==> flow/design.v <==
module display(digit, seg_pins, clk);
input clk;
input [7:0] digit;
output [7:0] seg_pins;
reg [7:0] seg_pins;
always @ (posedge clk)
	begin 
	case(digit)
	 	0 :	seg_pins = 8'hc0;	 
		1 :	seg_pins = 8'hf9;	 
		2 :	seg_pins = 8'ha4;	 
		3 : 	seg_pins = 8'hb0;	 
		4 :	seg_pins = 8'h99;	 
		5 :	seg_pins = 8'h92;	 
		6 :	seg_pins = 8'h82;	 
		7 :	seg_pins = 8'hf8;	 
		8 :	seg_pins = 8'h80;	 
		9 :	seg_pins = 8'h90;	 
	 endcase
	 end
endmodule 
Reports on display
Tool output for the design above, in the order of the flow.
Line numbers count from 1 in the design file above.
Library cell names are shortened.
A cell with -- has no value.
- top module: display
- clock port: clk
- standard-cell library: sky130hd
- corner: tt_025C_1v80

Word-level counts
Source: Yosys, flattened and elaborated, memories not mapped. Widths are those after wreduce. Registers that Yosys merges into a memory's read port (data or address) are not register bits. Print and check cells do not count. Equal cells are merged and count once.
- noted bits in registers: 8
- bits of input ports: 9
- muxes and demuxes at 1
- reductions and logical operators at 2
- equal/unequal tests at 9
- operator list (cell ; count):
    parallel mux 8 bit (select 10 bit) ; 1
    == test 8 x 3 -> 1 bit with constant B ; 4
    == test 8 x 2 -> 1 bit with constant B ; 2
    == test 8 x 4 -> 1 bit with constant B ; 2
    nonzero test 10 bit ; 1
    == test 8 x 1 -> 1 bit with constant B ; 1
    logical NOT 8 bit ; 1

Logic depth
Longest topological path by Yosys (ltp), each cell counted once; first at word level (registers and memories cut), then after technology mapping (sequential cells cut; the memories' decode and read muxes count).
- depth in word-level cells at 2
- ABC_AREA: 0
- gate-level depth with buffers: 4

After synthesis
The flow's flattened synthesis, as Yosys stat reports it; memories are mapped. The netlist is that of the ABC_AREA named above (0 if unset); the other value can give another one.
- cell types (type ; count ; total area (um^2)):
    edfxtp_1 ; 7 ; 210.202
    nor4b_4 ; 1 ; 23.773
    nor4_4 ; 1 ; 21.27
    a21oi_1 ; 4 ; 20.019
    nand2b_1 ; 3 ; 18.768
    and2_1 ; 2 ; 12.512
    nand2_1 ; 3 ; 11.261
    o21ai_0 ; 2 ; 10.01
    nand2b_2 ; 1 ; 8.758
    xor2_1 ; 1 ; 8.758
    a21o_1 ; 1 ; 7.507
    buf_4 ; 1 ; 7.507
    nor2_1 ; 2 ; 7.507
    o21a_1 ; 1 ; 7.507
    nor2b_1 ; 1 ; 6.256
    buf_2 ; 1 ; 5.005
    nand3_1 ; 1 ; 5.005
    nor3_1 ; 1 ; 5.005
    conb_1 ; 1 ; 3.754
- noted flip-flops: 7
- synthesis area at 400.4 um^2
- buffers at 2
- noted sequential area: 210.2 um^2
- standard cells after synthesis: 35

Timing after synthesis
Path of least setup slack by OpenSTA after synthesis, without wires, with an ideal clock, recovery checks aside; 20% of the period is set as input and as output delay. Where synthesis merged equal registers, the netlist keeps one of their names.
- kind: input port to flip-flop
- from: input port digit[5]
- to: register seg_pins[0]
- setup slack: 309 ps
- period: 1570 ps
- delay of the path at 947 ps
- noted time at the first pin: 314 ps
- noted stages on the path: 2
- library setup time: 326 ps
- arrival time at 935 ps
- synthesis period reached at 1261 ps
"delay of the path" = arrival - input delay + setup time.
"stages on the path": output pins that drive a net of the path, with the launching flip-flop's if there is one; two outputs of one cell count as two.
"synthesis period reached" is the clock period less the worst setup slack; recovery checks do not enter. This is arithmetic on one report: input and output delays are still those of the set period (20% each).
The rows between start and end are the longest chain of elaborated cells between them; the timing report does not say that the signal goes this way. Where chains are equally long, one stands for them.
Each line given opens the expression or statement behind the cell; cells for indexed reads and writes are added by Yosys, which also makes memories of some case tables.
At most two assigning lines are given for a register; there are more.
The path ends at the enable pin of a flip-flop; only ways to that pin are counted.
- cells stage by stage: nor4_4 and2_1
- noted cells in the longest elaborated chain: 2
- ends and longest elaborated chain, post-synthesis (item ; RTL line ; RTL):
    start, declared ; 3 ; input [7:0] digit;
    == test 8 x 4 -> 1 bit ; 8 ; case(digit)
    nonzero test 10 bit ; -- ;
    end, assigned ; 9 ; 0 : seg_pins = 8'hc0;
    end, assigned ; 10 ; 1 : seg_pins = 8'hf9;
    end, declared ; 4 ; output [7:0] seg_pins;

Timing after layout
From the final timing report of record 1: the path of least setup slack in the routed layout; clock arrival at registers is part of the times.
The report prints the path's times to 10 ps; the period is as set.
- kind: input port to flip-flop
- from: input port digit[4]
- to: register seg_pins[4]
- arrival time at 1050 ps
- noted stages on the path: 4
- noted time at the first pin: 230 ps
- library setup time: 280 ps
- period: 1170 ps
- setup slack: 80 ps
The rows between start and end are the longest chain of elaborated cells between them; the timing report does not say that the signal goes this way. Where chains are equally long, one stands for them.
At most two assigning lines are given for a register; there are more.
The path ends at the enable pin of a flip-flop; only ways to that pin are counted.
- cells stage by stage: clkdlybuf4s15_1 nor4_4 buf_4 and2_4
- noted cells in the longest elaborated chain: 2
- ends and longest elaborated chain, post-layout (item ; RTL line ; RTL):
    start, declared ; 3 ; input [7:0] digit;
    == test 8 x 4 -> 1 bit ; 8 ; case(digit)
    nonzero test 10 bit ; -- ;
    end, assigned ; 9 ; 0 : seg_pins = 8'hc0;
    end, assigned ; 10 ; 1 : seg_pins = 8'hf9;
    end, declared ; 4 ; output [7:0] seg_pins;

Stored flow runs of display (2 of them; Yosys, OpenROAD, sky130hd). They differ in their settings and are not a sequence. Constraints: input delay and output delay 20% of the set period each, output load 0.01 pF.

Record 1

==> flow/run.sh <==
#!/bin/bash
# the make line also repeats the synthesis and layout settings of config.mk as NAME=value (left out here)
make -C /OpenROAD-flow-scripts/flow DESIGN_CONFIG=/design/flow/config.mk WORK_HOME=/design/flow/orfs CLKGATE_MAP_FILE= finish
==> flow/config.mk <==
export PLATFORM = sky130hd
export DESIGN_NAME = display
export DESIGN_NICKNAME = display
export VERILOG_FILES = /design/flow/design.v
export SDC_FILE = /design/flow/constraint.sdc
export NUM_CORES = 4
export LEC_CHECK = 0
export CAP_MARGIN = 20
export CELL_PAD_IN_SITES_DETAIL_PLACEMENT = 1
export CELL_PAD_IN_SITES_GLOBAL_PLACEMENT = 2
export CORE_MARGIN = 2
export CORE_UTILIZATION = 42
export CTS_CLUSTER_SIZE = 35
export PLACE_DENSITY = 0.46
export SETUP_SLACK_MARGIN = 0.05
export SLEW_MARGIN = 15
==> flow/constraint.sdc <==
create_clock -name core_clock -period 1.17 [get_ports {clk}]
set_input_delay 0.2340 -clock core_clock [delete_from_list [all_inputs] [get_ports {clk}]]
set_output_delay 0.2340 -clock core_clock [all_outputs]
set_load 0.01 [all_outputs]

Measured in record 1:
- utilization at 65.4 %
- synthesized cell area at 400.4 um^2
- noted the worst setup slack after layout: 81 ps
- die footprint at 1216.3 um^2
- standard-cell area after routing at 594.3 um^2
- lowest hold slack: 554 ps
- noted the summed negative setup slack: 0 ps

Record 2

==> flow/run.sh <==
#!/bin/bash
# the make line also repeats the synthesis and layout settings of config.mk as NAME=value (left out here)
make -C /OpenROAD-flow-scripts/flow DESIGN_CONFIG=/design/flow/config.mk WORK_HOME=/design/flow/orfs CLKGATE_MAP_FILE= finish
==> flow/config.mk <==
export PLATFORM = sky130hd
export DESIGN_NAME = display
export DESIGN_NICKNAME = display
export VERILOG_FILES = /design/flow/design.v
export SDC_FILE = /design/flow/constraint.sdc
export NUM_CORES = 4
export LEC_CHECK = 0
export CAP_MARGIN = 20
export CORE_ASPECT_RATIO = 0.72
export CORE_MARGIN = 7
export CORE_UTILIZATION = 36
export CTS_CLUSTER_DIAMETER = 77
export GPL_ROUTABILITY_DRIVEN = 1
export MAX_ROUTING_LAYER = met4
export PLACE_DENSITY_LB_ADDON = 0.05
export SLEW_MARGIN = 20
==> flow/constraint.sdc <==
create_clock -name core_clock -period 1.22 [get_ports {clk}]
set_input_delay 0.2440 -clock core_clock [delete_from_list [all_inputs] [get_ports {clk}]]
set_output_delay 0.2440 -clock core_clock [all_outputs]
set_load 0.01 [all_outputs]

Record 2: did not finish, floorplanning stopped with PDN-0185.
